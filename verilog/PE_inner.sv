==> flow/design.v <==
module PE_inner(
    input                                                                           clk,
    input                                                                           resetn,
    input           [4-2:0]                                   b_weight_abs,
    input                                                                           b_weight_sign,
    output  logic   [4-2:0]                                   b_weight_abs_reg,
    output  logic                                                                   b_weight_sign_reg,
    input                                                                           u_input_abs,
    input                                                                           u_input_sign,
    output  logic                                                                   u_input_abs_reg,
    output  logic                                                                   u_input_sign_reg,
    input           [3-1:0]                               b_w_rand_num_passby,
    output  logic   [3-1:0]                               b_w_rand_num_reg,
    input           [3-1:0]                               b_i_rand_num_passby,
    output  logic   [3-1:0]                               b_i_rand_num_reg,
    input           [8-1:0]                                   b_output_passby,
    output  logic   [8-1:0]                                   b_output_reg,
    input                                                                           weight_reg_en, weight_reg_r0w1,
    input                                                                           input_reg_en, input_reg_r0w1,
    input                                                                           rand_num_reg_en, rand_num_reg_r0w1,
    input                                                                           output_num_reg_en, output_num_reg_r0w1,
    input           [2-1:0]                                           M_end,
    output  logic   [2-1:0]                                           M_end_reg
);
    logic                                                                           bit_mult_sign, u_weight_abs, bit_mult;
    logic           [8-1:0]                                   next_b_output_reg;
    always begin
        bit_mult_sign = u_input_abs_reg ^ b_weight_sign_reg;
        u_weight_abs = (b_weight_abs_reg > b_w_rand_num_reg)? 1'b1 : 1'b0;
        bit_mult =  u_input_abs_reg & u_weight_abs;
        next_b_output_reg = b_output_reg;
        if (M_end == 2'b01) begin
            if(bit_mult == 1 & bit_mult_sign == 0)begin
                next_b_output_reg = b_output_reg + 'd1;
            end else if(bit_mult == 1 & bit_mult_sign == 1)begin
                next_b_output_reg = b_output_reg - 'd1;
            end
        end else if(M_end == 2'b10) begin
            next_b_output_reg  = b_output_reg + b_output_passby;
        end
    end
    always @(posedge clk or negedge resetn) begin
        if(resetn == 0)begin
            {b_weight_sign_reg,b_weight_abs_reg}    <=  '0;
            {u_input_sign_reg,u_input_abs_reg}      <=  '0;
            {b_w_rand_num_reg,b_i_rand_num_reg}     <=  '0;
            b_output_reg                            <=  '0;
            M_end_reg                               <=  '0;
        end else begin
            if(weight_reg_en & weight_reg_r0w1)begin
                {b_weight_sign_reg,b_weight_abs_reg}    <=  {b_weight_sign,b_weight_abs};
            end
            if(input_reg_en & input_reg_r0w1)begin
                {u_input_sign_reg,u_input_abs_reg}      <=  {u_input_sign,u_input_abs};
            end
            if(rand_num_reg_en & rand_num_reg_r0w1)begin
                {b_w_rand_num_reg,b_i_rand_num_reg}     <=  {b_w_rand_num_passby,b_i_rand_num_passby};
            end
            if(output_num_reg_en & output_num_reg_r0w1)begin
                b_output_reg                            <=  next_b_output_reg;
            end
            M_end_reg                                   <=  M_end;
        end
    end
endmodule
# ---- From RTL to reports: PE_inner
# What the tools print for PE_inner, step after step.
# Line numbers count from 1 in the design file above.
# A cell with n/a has no value.
dict set report inputs {
  top {PE_inner}
  clk_port {clk}
  lib {sky130hd}
  lib_corner {tt_025C_1v80}
}

# ---- Elaborated design
# Counts by Yosys on the flattened word-level netlist (proc, flatten, opt, wreduce; memories kept). Register bits leave out memories and registers merged into their read ports (data or address). Print and check cells are left out. Cells with the same type and inputs are merged into one.
dict set report classes {
  n_reduce_logical 2
  compare 1
  mux 5
  n_eq 3
  logic 9
  add_sub_neg 3
}
# cell n
set op_table {}
lappend op_table {{2-to-1 mux 8 bit} 4}
lappend op_table {{adder 8 x 1 -> 8 bit with constant B} 1}
lappend op_table {{subtractor 8 x 1 -> 8 bit with constant B} 1}
lappend op_table {{adder 8 bit} 1}
lappend op_table {{AND 1 bit} 7}
lappend op_table {{inequality test 3 x 1 -> 1 bit with constant B} 1}
lappend op_table {{> comparator 3 bit} 1}
lappend op_table {{AND reduction 3 bit} 1}
lappend op_table {{== test 2 x 1 -> 1 bit with constant B} 1}
lappend op_table {{== test 2 bit with constant B} 1}
lappend op_table {{nonzero test 2 bit} 1}
lappend op_table {{XOR 1 bit} 1}
lappend op_table {{inverter 1 bit} 1}
lappend op_table {{2-to-1 mux 1 bit} 1}
dict set report bits {
  output_inout_bits 22
  elab_cells 31
  inputBits 32
  ff_bits 22
}

# ---- Logic depth
# Yosys ltp: most cells in a row. Word level: on the elaborated netlist, between registers, memories and ports. Mapped: between sequential cells and ports; inverters and the memories' decode and read muxes count.
dict set report depth {
  word_depth 7
  abc_area 0
  depth_mapped 14
  ltp_nobuf 14
}

# ---- Netlist
# The flow's flattened synthesis, as Yosys stat reports it; memories are mapped. The netlist is that of the ABC_AREA named above (0 if unset); the other value can give another one.
# cell n type_area_um2
set types {}
lappend types {sky130_fd_sc_hd__dfrtp_1 22 550.528}
lappend types {sky130_fd_sc_hd__ha_1 11 137.632}
lappend types {sky130_fd_sc_hd__mux2_2 12 135.13}
lappend types {sky130_fd_sc_hd__nand2_1 15 56.304}
lappend types {sky130_fd_sc_hd__inv_1 14 52.55}
lappend types {sky130_fd_sc_hd__o21ai_0 6 30.029}
lappend types {sky130_fd_sc_hd__o21ai_1 6 30.029}
lappend types {sky130_fd_sc_hd__xor2_1 3 26.275}
lappend types {sky130_fd_sc_hd__o31ai_4 1 21.27}
lappend types {sky130_fd_sc_hd__fa_1 1 20.019}
lappend types {sky130_fd_sc_hd__xnor2_1 2 17.517}
lappend types {sky130_fd_sc_hd__a21o_1 2 15.014}
lappend types {sky130_fd_sc_hd__nor3b_1 2 15.014}
lappend types {sky130_fd_sc_hd__o211ai_1 2 15.014}
lappend types {sky130_fd_sc_hd__o31ai_1 2 15.014}
lappend types {sky130_fd_sc_hd__a211oi_2 1 12.512}
lappend types {sky130_fd_sc_hd__a21oi_1 2 10.01}
lappend types {sky130_fd_sc_hd__and4b_1 1 10.01}
# Other cell types: 15; their cells: 15.
dict set report synth_totals {
  flip_flops 22
  n_buf 2
  mapped_area_um2 1273.7
  mapped_cells 120
}

# ---- Worst setup path after synthesis
# OpenSTA on the mapped netlist: ideal clock, no wires. The path of least setup slack (recovery checks aside). Input and output delay are each 20% of the period. Register names are those of the netlist, which keeps one name where synthesis merged equal registers.
dict set report synth_timing {
  kind {register -> register}
  startpoint {register b_weight_abs_reg[2]}
  endpoint {register b_output_reg[7]}
  stages 14
  tclk_ns 3.13
  t_arrival_ns 2.540
  t_first_pin_ns 0.000
  setup_time_ns 0.124
  required_time_ns 3.006
  slack_ns 0.466
  path_buffers 0
  delay_ns 2.664
  synth_period_reached_ns 2.664
}
# "delay_ns" = arrival - input delay + setup time.
# "stages": output pins that drive a net of the path, with the launching flip-flop's if there is one; two outputs of one cell count as two.
# "synth_period_reached_ns" = period - worst setup slack (recovery checks aside). The figure is calculated, with input and output delays left at 20% of the set period.
# Between the ends stands the longest chain of elaborated cells between them, by number of cells; it is not shown to be the way that was timed. Of several equally long chains one is given.
# A line is the first line of the expression or statement that the cell stems from. Yosys adds cells for indexed reads and writes and turns some case tables into memories.
dict set report synth_via {
  cell_sequence {sky130_fd_sc_hd__dfrtp_1 -> sky130_fd_sc_hd__ha_1 -> sky130_fd_sc_hd__and3b_1 -> sky130_fd_sc_hd__o2111ai_1 -> sky130_fd_sc_hd__nand2_1 -> sky130_fd_sc_hd__o21a_1 -> sky130_fd_sc_hd__inv_2 -> sky130_fd_sc_hd__ha_1 -> sky130_fd_sc_hd__a211oi_2 -> sky130_fd_sc_hd__o21ai_2 -> sky130_fd_sc_hd__o31ai_4 -> sky130_fd_sc_hd__xor2_1 -> sky130_fd_sc_hd__nand2_1 -> sky130_fd_sc_hd__xnor2_1}
  elab_chain_cells 7
  cone_cells 10
  cone_classes {compare: 1; eq/ne: 1; mux: 4; logic: 3; reduce/logical: 1}
}
# item line_no
set synth_lines {}
lappend synth_lines {{from (decl)} 6} ;# output  logic   [4-2:0]                                   b_weight_abs_reg,
lappend synth_lines {{> comparator 3 bit} 29} ;# u_weight_abs = (b_weight_abs_reg > b_w_rand_num_reg)? 1'b1 : 1'b0;
lappend synth_lines {{2-to-1 mux 1 bit} 29}
lappend synth_lines {{AND 1 bit} 30} ;# bit_mult =  u_input_abs_reg & u_weight_abs;
lappend synth_lines {{AND 1 bit} 35} ;# end else if(bit_mult == 1 & bit_mult_sign == 1)begin
lappend synth_lines {{2-to-1 mux 8 bit} 35}
lappend synth_lines {{2-to-1 mux 8 bit} 33} ;# if(bit_mult == 1 & bit_mult_sign == 0)begin
lappend synth_lines {{2-to-1 mux 8 bit} 32} ;# if (M_end == 2'b01) begin
lappend synth_lines {{to (assign)} 47} ;# b_output_reg                            <=  '0;
lappend synth_lines {{to (assign)} 60} ;# b_output_reg                            <=  next_b_output_reg;
lappend synth_lines {{to (decl)} 17} ;# output  logic   [8-1:0]                                   b_output_reg,

# ---- Timing after layout
# From the final timing report of flow run 1: the path of least setup slack in the routed layout; clock arrival at registers is part of the times.
dict set report layout_timing {
  kind {register -> register}
  startpoint {register b_weight_abs_reg[1]}
  endpoint {register b_output_reg[6]}
  path_buffers 0
  slack_ns 0.19
  t_first_pin_ns 0.31
  setup_time_ns 0.12
  t_arrival_ns 2.97
  tclk_ns 2.98
  required_time_ns 3.17
  stages 13
}
# Between the ends stands the longest chain of elaborated cells between them, by number of cells; it is not shown to be the way that was timed. Of several equally long chains one is given.
dict set report layout_via {
  cell_sequence {sky130_fd_sc_hd__dfrtp_1 -> sky130_fd_sc_hd__ha_1 -> sky130_fd_sc_hd__and3b_2 -> sky130_fd_sc_hd__o2111ai_4 -> sky130_fd_sc_hd__nand2_2 -> sky130_fd_sc_hd__o21a_1 -> sky130_fd_sc_hd__fa_1 -> sky130_fd_sc_hd__nor2b_1 -> sky130_fd_sc_hd__o21ai_1 -> sky130_fd_sc_hd__a21boi_1 -> sky130_fd_sc_hd__o21ai_1 -> sky130_fd_sc_hd__a21boi_0 -> sky130_fd_sc_hd__o31ai_1}
  elab_chain_cells 7
  cone_cells 10
  cone_classes {compare: 1; eq/ne: 1; mux: 4; logic: 3; reduce/logical: 1}
}
# item line_no
set layout_lines {}
lappend layout_lines {{from (decl)} 6} ;# output  logic   [4-2:0]                                   b_weight_abs_reg,
lappend layout_lines {{> comparator 3 bit} 29} ;# u_weight_abs = (b_weight_abs_reg > b_w_rand_num_reg)? 1'b1 : 1'b0;
lappend layout_lines {{2-to-1 mux 1 bit} 29}
lappend layout_lines {{AND 1 bit} 30} ;# bit_mult =  u_input_abs_reg & u_weight_abs;
lappend layout_lines {{AND 1 bit} 35} ;# end else if(bit_mult == 1 & bit_mult_sign == 1)begin
lappend layout_lines {{2-to-1 mux 8 bit} 35}
lappend layout_lines {{2-to-1 mux 8 bit} 33} ;# if(bit_mult == 1 & bit_mult_sign == 0)begin
lappend layout_lines {{2-to-1 mux 8 bit} 32} ;# if (M_end == 2'b01) begin
lappend layout_lines {{to (assign)} 47} ;# b_output_reg                            <=  '0;
lappend layout_lines {{to (assign)} 60} ;# b_output_reg                            <=  next_b_output_reg;
lappend layout_lines {{to (decl)} 17} ;# output  logic   [8-1:0]                                   b_output_reg,

Appendix: measured runs

Module PE_inner, platform sky130hd: 2 stored runs of the flow (Yosys, OpenROAD) with differing settings, in no particular order. Input and output delays are each 20% of the period that was set; the output load is 0.01 pF.
By "period_reached_ns" is meant the clock period of the run minus its worst setup slack. This is arithmetic on one report: input and output delays are still those of the set period (20% each).
"worst_path_time_ns" means the part of the period allowed to the worst setup path (the constraints hold back 20% at inputs and 20% at outputs) less its slack; where the path has registers, the arrival times of their clocks count too.
"total_power_uw": no workload was simulated; the value follows from the tool's default switching activity.

# flow run 1
==> flow/run.sh <==
#!/bin/bash
# the make line also repeats the synthesis and layout settings of config.mk as NAME=value (left out here)
make -C /OpenROAD-flow-scripts/flow DESIGN_CONFIG=/design/flow/config.mk WORK_HOME=/design/flow/orfs CLKGATE_MAP_FILE= finish
==> flow/config.mk <==
export PLATFORM = sky130hd
export DESIGN_NAME = PE_inner
export DESIGN_NICKNAME = PE_inner
export VERILOG_FILES = /design/flow/design.v
export SDC_FILE = /design/flow/constraint.sdc
export NUM_CORES = 4
export LEC_CHECK = 0
export CAP_MARGIN = 20
export CORE_MARGIN = 2
export CORE_UTILIZATION = 40
export SLEW_MARGIN = 20
==> flow/constraint.sdc <==
create_clock -name core_clock -period 2.98 [get_ports {clk}]
set_input_delay 0.5960 -clock core_clock [delete_from_list [all_inputs] [get_ports {clk}]]
set_output_delay 0.5960 -clock core_clock [all_outputs]
set_load 0.01 [all_outputs]

==> flow run 1: results <==
setup_worst_slack_ns=0.190
worst_path_time_ns=2.79
worst_setup_path_type="register -> register"
finalUtil_frac=0.647
synthesis_area_um2=1273.7
final_setup_tns_ns=0.000
post_route_stdcell_area_um2=1974.4
final_die_area_um2=3651.8
total_power_uw=1305
period_reached_ns=2.790

# flow run 2
==> flow/run.sh <==
#!/bin/bash
# the make line also repeats the synthesis and layout settings of config.mk as NAME=value (left out here)
make -C /OpenROAD-flow-scripts/flow DESIGN_CONFIG=/design/flow/config.mk WORK_HOME=/design/flow/orfs CLKGATE_MAP_FILE= finish
==> flow/config.mk <==
export PLATFORM = sky130hd
export DESIGN_NAME = PE_inner
export DESIGN_NICKNAME = PE_inner
export VERILOG_FILES = /design/flow/design.v
export SDC_FILE = /design/flow/constraint.sdc
export NUM_CORES = 4
export LEC_CHECK = 0
export CAP_MARGIN = 15
export CELL_PAD_IN_SITES_DETAIL_PLACEMENT = 1
export CORE_ASPECT_RATIO = 0.82
export CORE_MARGIN = 2
export CORE_UTILIZATION = 23
export GPL_TIMING_DRIVEN = 0
export HOLD_SLACK_MARGIN = 0.17
export MAX_ROUTING_LAYER = met4
export MIN_ROUTING_LAYER = met2
export PLACE_DENSITY_LB_ADDON = 0.08
export SETUP_SLACK_MARGIN = 0.36
export SLEW_MARGIN = 20
export TNS_END_PERCENT = 55
==> flow/constraint.sdc <==
create_clock -name core_clock -period 3.47 [get_ports {clk}]
set_input_delay 0.6940 -clock core_clock [delete_from_list [all_inputs] [get_ports {clk}]]
set_output_delay 0.6940 -clock core_clock [all_outputs]
set_load 0.01 [all_outputs]

==> flow run 2: results <==
setup_worst_slack_ns=0.525
worst_path_time_ns=2.25
worst_setup_path_type="input -> register"
finalUtil_frac=0.371
synthesis_area_um2=1273.7
final_setup_tns_ns=0.000
post_route_stdcell_area_um2=1983.2
final_die_area_um2=6152.4
total_power_uw=1172
period_reached_ns=2.945
